==> flow/design.v <==
`timescale 1ns / 1ps
module ProcessorControlUnit(
    input clock,
    input [15:0] instruction,
    input reset,
    output [4:0] regWrite,
    output [3:0] opCode,
    output [3:0] exOp,    
    output [3:0] immediateHigh,
    output [3:0] immediateLow,
    output [4:0] rDest,
    output [4:0] rSrc,
	 output regOrImm,
    output pcEnabled,
	 output branchMux,
    output pcOrRegMemMUX,
    output memAEnabled,
    output memAWriteEnabled,
    output memBEnabled,
    output outReset
    );
parameter R_Type=4'b0000;
parameter Shift=4'b1000;
parameter ADD = 4'b0101; 
parameter ADDU = 4'b0110;
parameter ADDC = 4'b0111;
parameter ADDCU = 4'b1010;
parameter SUB = 4'b1001;
parameter CMP = 4'b1011;
parameter CMPU= 4'b1000;
parameter AND = 4'b0001;
parameter OR = 4'b0010;
parameter XOR = 4'b0011;
parameter NOP = 4'b0000;
parameter NOT = 4'b0100;
parameter LW = 4'b1100; 
parameter SW = 4'b1111; 
parameter ADDI = 4'b0101; 
parameter ADDUI = 4'b0110;
parameter ADDCI = 4'b0111;
parameter ADDCUI = 4'b1101;     
parameter SUBI = 4'b1001;
parameter CMPI = 4'b1011;
parameter LWI = 4'b0011;
parameter ANDI = 4'b0001;
parameter LSH = 4'b0100;
parameter LSHI = 4'b1000;
parameter RSH = 4'b0101;
parameter RSHI = 4'b0111;
parameter ALSH = 4'b0110;
parameter ARSH = 4'b0011; 
reg [4:0] currentState;
reg [15:0] currentInstruction;
always @(posedge clock)
begin
	regWrite <= 5'b10000;  
	opCode <= 4'b0000;
	exOp	 <= 4'b0000; 
	immediateHigh <= 4'b0000;
	immediateLow <= 4'b0000;
	rDest <= 5'b00000;
	rSrc <= 5'b00000;
	regOrImm <= 1'b0;
	pcEnabled <= 1'b0;
	branchMux <= 1'b0;
	pcOrRegMemMUX <= 1'b0;
	memAEnabled <= 1'b0;
	memAWriteEnabled <= 1'b0;
	memBEnabled <= 1'b0;
	if (reset == 1'b1)
		begin
		currentState <= 5'd0;
		end
	else
		begin
		case(currentState)
			4'd0:
			begin
				memAEnabled <= 1'b1;
				currentInstruction <= instruction;
				currentState <= 5'd1;							
			end	
			4'd1:
			begin
				memAEnabled <= 1'b0;
				case (currentInstruction[11:8])
					R_Type:
						begin
						case (currentInstruction[7:4])
							NOP:
								begin
								currentState <= 5'd0;
								end
							LW:
								begin
								currentState <= 5'd3;
								end
							SW:
								begin
								currentState <= 5'd5;
								end
							default:
								begin
								currentState <= 5'd2;
								end
						endcase
						end
					Shift:
						begin
							case (currentInstruction[7:4])
								LSH:
									begin
									currentState <= 5'd2;
									end
								LSHI:
									begin
									currentState <= 5'd7;
									end
								RSH:
									begin
									currentState <= 5'd2;
									end
								RSHI:
									begin
									currentState <= 5'd7;
									end
								ALSH:
									begin
									currentState <= 5'd2;
									end
								ARSH:
									begin
									currentState <= 5'd2;
									end
							endcase
						end
					default:
						begin
						currentState <= 5'd7;
						end
				endcase
			end
			4'd2:
				begin
				regWrite <= {1'b0, currentInstruction[11:8]};
				opCode <= currentInstruction[15:12];
				exop <= currentInstruction[7:4];
				rDest <= currentInstruction[11:8];
				rSrc <= currentInstruction[3:0];
				regOrImm <= 1'b1;
				pcEnabled <= 1'b1;
				currentState <= 5'd0;
				end
			4'd3:
				begin
				opCode <= currentInstruction[15:12];
				exOp <= currentInstruction[7:4];
				rDest <= currentInstruction[11:8];
				rSrc <= currentInstruction[3:0];
				regOrImm <= 1'b1;
				memAEnabled <= 1'b1;
				currentState <= 5'd4;
				end
			4'd4:
				begin
				regWrite <= {1'b0, currentInstruction[11:8]};
				opCode <= currentInstruction[15:12];
				exOp <= currentInstruction[7:4];
				rDest <= currentInstruction[11:8];
				rSrc <= currentInstruction[3:0];
				regOrImm <= 1'b1;
				pcEnabled <= 1'b1;
				memAEnabled <= 1'b1;
				currentState <= 5'd0;
				end
			4'd5:
				begin
				opCode <= currentInstruction[15:12];
				exop <= currentInstruction[7:4];
				rSrc <= currentInstruction[11:8];
				regOrImm <= 1'b1;
				pcEnabled <= 1'b1;
				memAEnabled <= 1'b1;
				memAWriteEnabled <= 1'b1;
				currentState <= 5'd0;
				end
			4'd6:
				begin
				opCode <= currentInstruction[15:12];
				currentState <= 5'd0;
				end
			4'd7:
				begin
				opCode <= currentInstruction[15:12];
				immediateHigh <= currentInstruction[7:4];
				immediateLow <= currentInstruction[3:0];
				currentState <= 5'd8;
				end
			4'd8:
				begin
				regWrite <= currentInstruction[11:8];
				opCode <= currentInstruction[15:12];
				immediateHigh <= currentInstruction[7:4];
				immediateLow <= currentInstruction[3:0];
				rDest <= currentInstruction[11:8];
				pcEnabled <= 1'b1;
				currentState <= 5'd0;
				end
			default:
				begin
				currentState <= 5'd0;
				end
		endcase
		end
end
endmodule
* Tool chain data of ProcessorControlUnit
Tool output for the design above, in the order of the flow.
Line numbers count from 1 in the design file above.
A cell with - has no value.
- Top module :: ProcessorControlUnit
- Clock :: clock
- Standard-cell library :: sky130hd
- Timing corner :: tt_025C_1v80

* After elaboration
Counts by Yosys on the flattened word-level netlist (proc, flatten, opt, wreduce; memories kept). Register bits leave out memories and registers merged into their read ports (data or address). Print and check cells are left out. Cells with the same type and inputs are merged into one.
- Flip-flop bits (word level) :: 56
- Input port bits :: 18
- Equal/unequal tests :: 18
- Multiplexer cells :: 10
- Bitwise gates (word level) :: 6
- Reduce/logical cells :: 20
** Operators by type and width (number)
- 4-bit OR reduction :: 5
- 5-bit by 3-bit equality test with 1-bit output with constant B :: 4
- 5-bit case mux with 4-bit select :: 1
- 5-bit case mux with 2-bit select :: 2
- 2-bit OR reduction :: 8
- 4-bit by 3-bit equality test with 1-bit output with constant B :: 4
- 4-bit equality test with constant B :: 4
- 5-bit by 2-bit equality test with 1-bit output with constant B :: 2
- 3-bit case mux with 3-bit select :: 1
- 4-bit zero test :: 2
- 4-bit case mux with 2-bit select :: 1
- 7-bit OR reduction :: 1
- 1-bit inverter :: 6
- 3-bit OR reduction :: 2
- 5-bit by 1-bit equality test with 1-bit output with constant B :: 1
- 5-bit by 4-bit equality test with 1-bit output with constant B :: 1
- 5-bit zero test :: 1
- 5-bit two-way mux :: 1
- 4-bit by 2-bit equality test with 1-bit output with constant B :: 1
- 4-bit != test with constant B :: 1
- 1-bit two-way mux :: 4
- 2-bit AND reduction :: 1

* Logic depth
Yosys ltp: most cells in a row. Word level: on the elaborated netlist, between registers, memories and ports. Mapped: between sequential cells and ports; inverters and the memories' decode and read muxes count.
- Depth in word-level cells :: 5
- ABC_AREA :: 0
- Gate-level depth with buffers :: 5
- Depth with buffers taken out :: 4

* Netlist
The flow's flattened synthesis, as Yosys stat reports it; memories are mapped. The netlist is that of the ABC_AREA named above (0 if unset); the other value can give another one.
** Cell types
- sky130_fd_sc_hd__dfxtp_1 :: number 41, area in all 820.787 µm²
- sky130_fd_sc_hd__edfxtp_1 :: number 16, area in all 480.461 µm²
- sky130_fd_sc_hd__and2_1 :: number 17, area in all 106.352 µm²
- sky130_fd_sc_hd__nor3_1 :: number 13, area in all 65.062 µm²
- sky130_fd_sc_hd__nor2_1 :: number 16, area in all 60.058 µm²
- sky130_fd_sc_hd__buf_4 :: number 6, area in all 45.043 µm²
- sky130_fd_sc_hd__a22oi_1 :: number 4, area in all 30.029 µm²
- sky130_fd_sc_hd__a21oi_1 :: number 4, area in all 20.019 µm²
- sky130_fd_sc_hd__clkbuf_1 :: number 5, area in all 18.768 µm²
- sky130_fd_sc_hd__nor2b_1 :: number 3, area in all 18.768 µm²
- sky130_fd_sc_hd__inv_1 :: number 4, area in all 15.014 µm²
- sky130_fd_sc_hd__nor4_2 :: number 1, area in all 12.512 µm²
- sky130_fd_sc_hd__or3_1 :: number 2, area in all 12.512 µm²
- sky130_fd_sc_hd__a21bo_1 :: number 1, area in all 10.01 µm²
- sky130_fd_sc_hd__a21oi_2 :: number 1, area in all 8.758 µm²
- sky130_fd_sc_hd__nand4b_1 :: number 1, area in all 8.758 µm²
- sky130_fd_sc_hd__o2111ai_1 :: number 1, area in all 8.758 µm²
- sky130_fd_sc_hd__a21boi_1 :: number 1, area in all 7.507 µm²
Not listed: further types 13, cells in them 14.
- Standard cells after synthesis :: 151
- Chip area (Yosys) :: 1826.8 µm²
- Area of sequential cells :: 1301.2 µm²
- Flip-flop cells :: 57
- Buffers :: 11

* Path before layout
Path of least setup slack by OpenSTA after synthesis, without wires, with an ideal clock, recovery checks aside; 20% of the period is set as input and as output delay. Where synthesis merged equal registers, the netlist keeps one of their names.
- Path kind :: input port to flip-flop
- Start :: input port reset
- End :: register currentInstruction[0]
- Clock period :: 1.97 ns
- Setup time :: 0.389 ns
- Launch time at the first pin :: 0.394 ns
- Arrival time :: 1.460 ns
- Data required time :: 1.581 ns
- Path slack :: 0.122 ns
- Path delay :: 1.455 ns
- Stages on the path :: 3
- Buffers on the path :: 2
- Synthesis period reached :: 1.848 ns
"path delay" = arrival - input delay + setup time.
"stages on the path" counts driving pins, that of a launching flip-flop among them; a cell with two outputs on the path counts twice.
"synthesis period reached" is the clock period less the worst setup slack; recovery checks do not enter. This is arithmetic on one report: input and output delays are still those of the set period (20% each).
The rows between start and end are the longest chain of elaborated cells between them; the timing report does not say that the signal goes this way. Where chains are equally long, one stands for them.
Each line given opens the expression or statement behind the cell; cells for indexed reads and writes are added by Yosys, which also makes memories of some case tables.
- Cell sequence :: sky130_fd_sc_hd__clkbuf_1 sky130_fd_sc_hd__clkbuf_1 sky130_fd_sc_hd__nor2_1
- Cells in the longest elaborated chain :: 2
- Elaborated cells between the ends (all ways) :: 2
- Those cells by class :: logic (1); reduce/logical (1)
** Ends and longest elaborated chain, after synthesis
- start, declared :: line 5 : input reset,
- 1-bit inverter
- 2-bit AND reduction
- end, assigned :: line 80 : currentInstruction <= instruction;
- end, declared :: line 53 : reg [15:0] currentInstruction;

* Path in the finished layout
Path of least setup slack in the final report of stored run 1 (OpenROAD, finished layout, wires in). Where an end is a register, its clock arrival counts in the times.
- Path kind :: flip-flop to flip-flop
- Start :: register currentInstruction[6]
- End :: register currentState
- Clock period :: 1.11 ns
- Setup time :: 0.06 ns
- Launch time at the first pin :: 0.32 ns
- Arrival time :: 1.44 ns
- Data required time :: 1.37 ns
- Path slack :: -0.07 ns
- Stages on the path :: 5
- Buffers on the path :: 0
An end named without its bit number is one bit of that signal or, where synthesis recoded a state register, one of its new flip-flops.
The rows between start and end are the longest chain of elaborated cells between them; the timing report does not say that the signal goes this way. Where chains are equally long, one stands for them.
A register here has more assigning lines than the two given.
- Cell sequence :: sky130_fd_sc_hd__edfxtp_1 sky130_fd_sc_hd__inv_2 sky130_fd_sc_hd__or3_1 sky130_fd_sc_hd__a21bo_1 sky130_fd_sc_hd__a21oi_2
- Cells in the longest elaborated chain :: 5
- Elaborated cells between the ends (all ways) :: 16
- Those cells by class :: eq/ne (9); mux (4); reduce/logical (3)
** Ends and longest elaborated chain, post-layout
- start, declared :: line 53 : reg [15:0] currentInstruction;
- start, assigned :: line 80 : currentInstruction <= instruction;
- 4-bit by 2-bit equality test with 1-bit output :: line 110 : case (currentInstruction[7:4])
- 4-bit OR reduction
- 5-bit case mux with 2-bit select :: line 110
- 5-bit case mux with 2-bit select :: line 86 : case (currentInstruction[11:8])
- 5-bit case mux with 4-bit select :: line 76 : case(currentState)
- end, assigned :: line 72 : currentState <= 5'd0;
- end, assigned :: line 81 : currentState <= 5'd1;
- end, declared :: line 52 : reg [4:0] currentState;

Subject: flow runs of ProcessorControlUnit

Hi,

Stored flow runs of ProcessorControlUnit (2 of them; Yosys, OpenROAD, sky130hd). They differ in their settings and are not a sequence. Constraints: input delay and output delay 20% of the set period each, output load 0.01 pF.
"period reached" means the clock period less the worst setup slack. The figure is calculated, with input and output delays left at 20% of the set period.
By "allowed time less slack (worst setup path)" is meant the share of the clock period that the worst setup path is allowed (20% is reserved at inputs, 20% at outputs), minus its slack. Clock arrival times at its registers enter into it.
By "total power of the final layout" is meant OpenSTA's value without simulated activity: inputs other than the clock are taken to toggle once in ten clock periods, and the tool carries that through the logic.

** Stored run 1
- Settings :: period_ns=1.11; CORE_UTILIZATION=23; SETUP_SLACK_MARGIN=-0.03; PLACE_DENSITY_LB_ADDON=0.17; HOLD_SLACK_MARGIN=0.08; CORE_ASPECT_RATIO=0.54; CORE_MARGIN=2; CELL_PAD_IN_SITES_DETAIL_PLACEMENT=0; GPL_TIMING_DRIVEN=1; CTS_CLUSTER_DIAMETER=299; CAP_MARGIN=5; MIN_ROUTING_LAYER=met1; SLEW_MARGIN=20
- Allowed time less slack (worst setup path) :: 1.18 ns
- Type of the worst setup path :: flip-flop to flip-flop
- Worst-case hold slack :: 0.444 ns
- Utilization in the final report :: 39.8%
- Standard-cell area after routing :: 3002.9 µm²
- Worst setup slack after layout :: -0.074 ns
- Period reached :: 1.184 ns
- Total power of the final layout :: 5.281 mW
- Total negative setup slack :: -0.248 ns
- Synthesized cell area :: 1826.8 µm²
- Die area :: 8705.4 µm²

** Stored run 2
- Settings :: period_ns=1.58; CORE_UTILIZATION=60; SETUP_SLACK_MARGIN=0.2; CORE_MARGIN=10; TNS_END_PERCENT=80; MIN_ROUTING_LAYER=met2; CAP_MARGIN=20; SLEW_MARGIN=20
- Allowed time less slack (worst setup path) :: 1.57 ns
- Type of the worst setup path :: flip-flop to flip-flop
- Worst-case hold slack :: 0.441 ns
- Utilization in the final report :: 89.2%
- Standard-cell area after routing :: 2523.7 µm²
- Worst setup slack after layout :: 0.009 ns
- Period reached :: 1.571 ns
- Total power of the final layout :: 2.810 mW
- Total negative setup slack :: 0.000 ns
- Synthesized cell area :: 1826.8 µm²
- Die area :: 5651.3 µm²

Regards
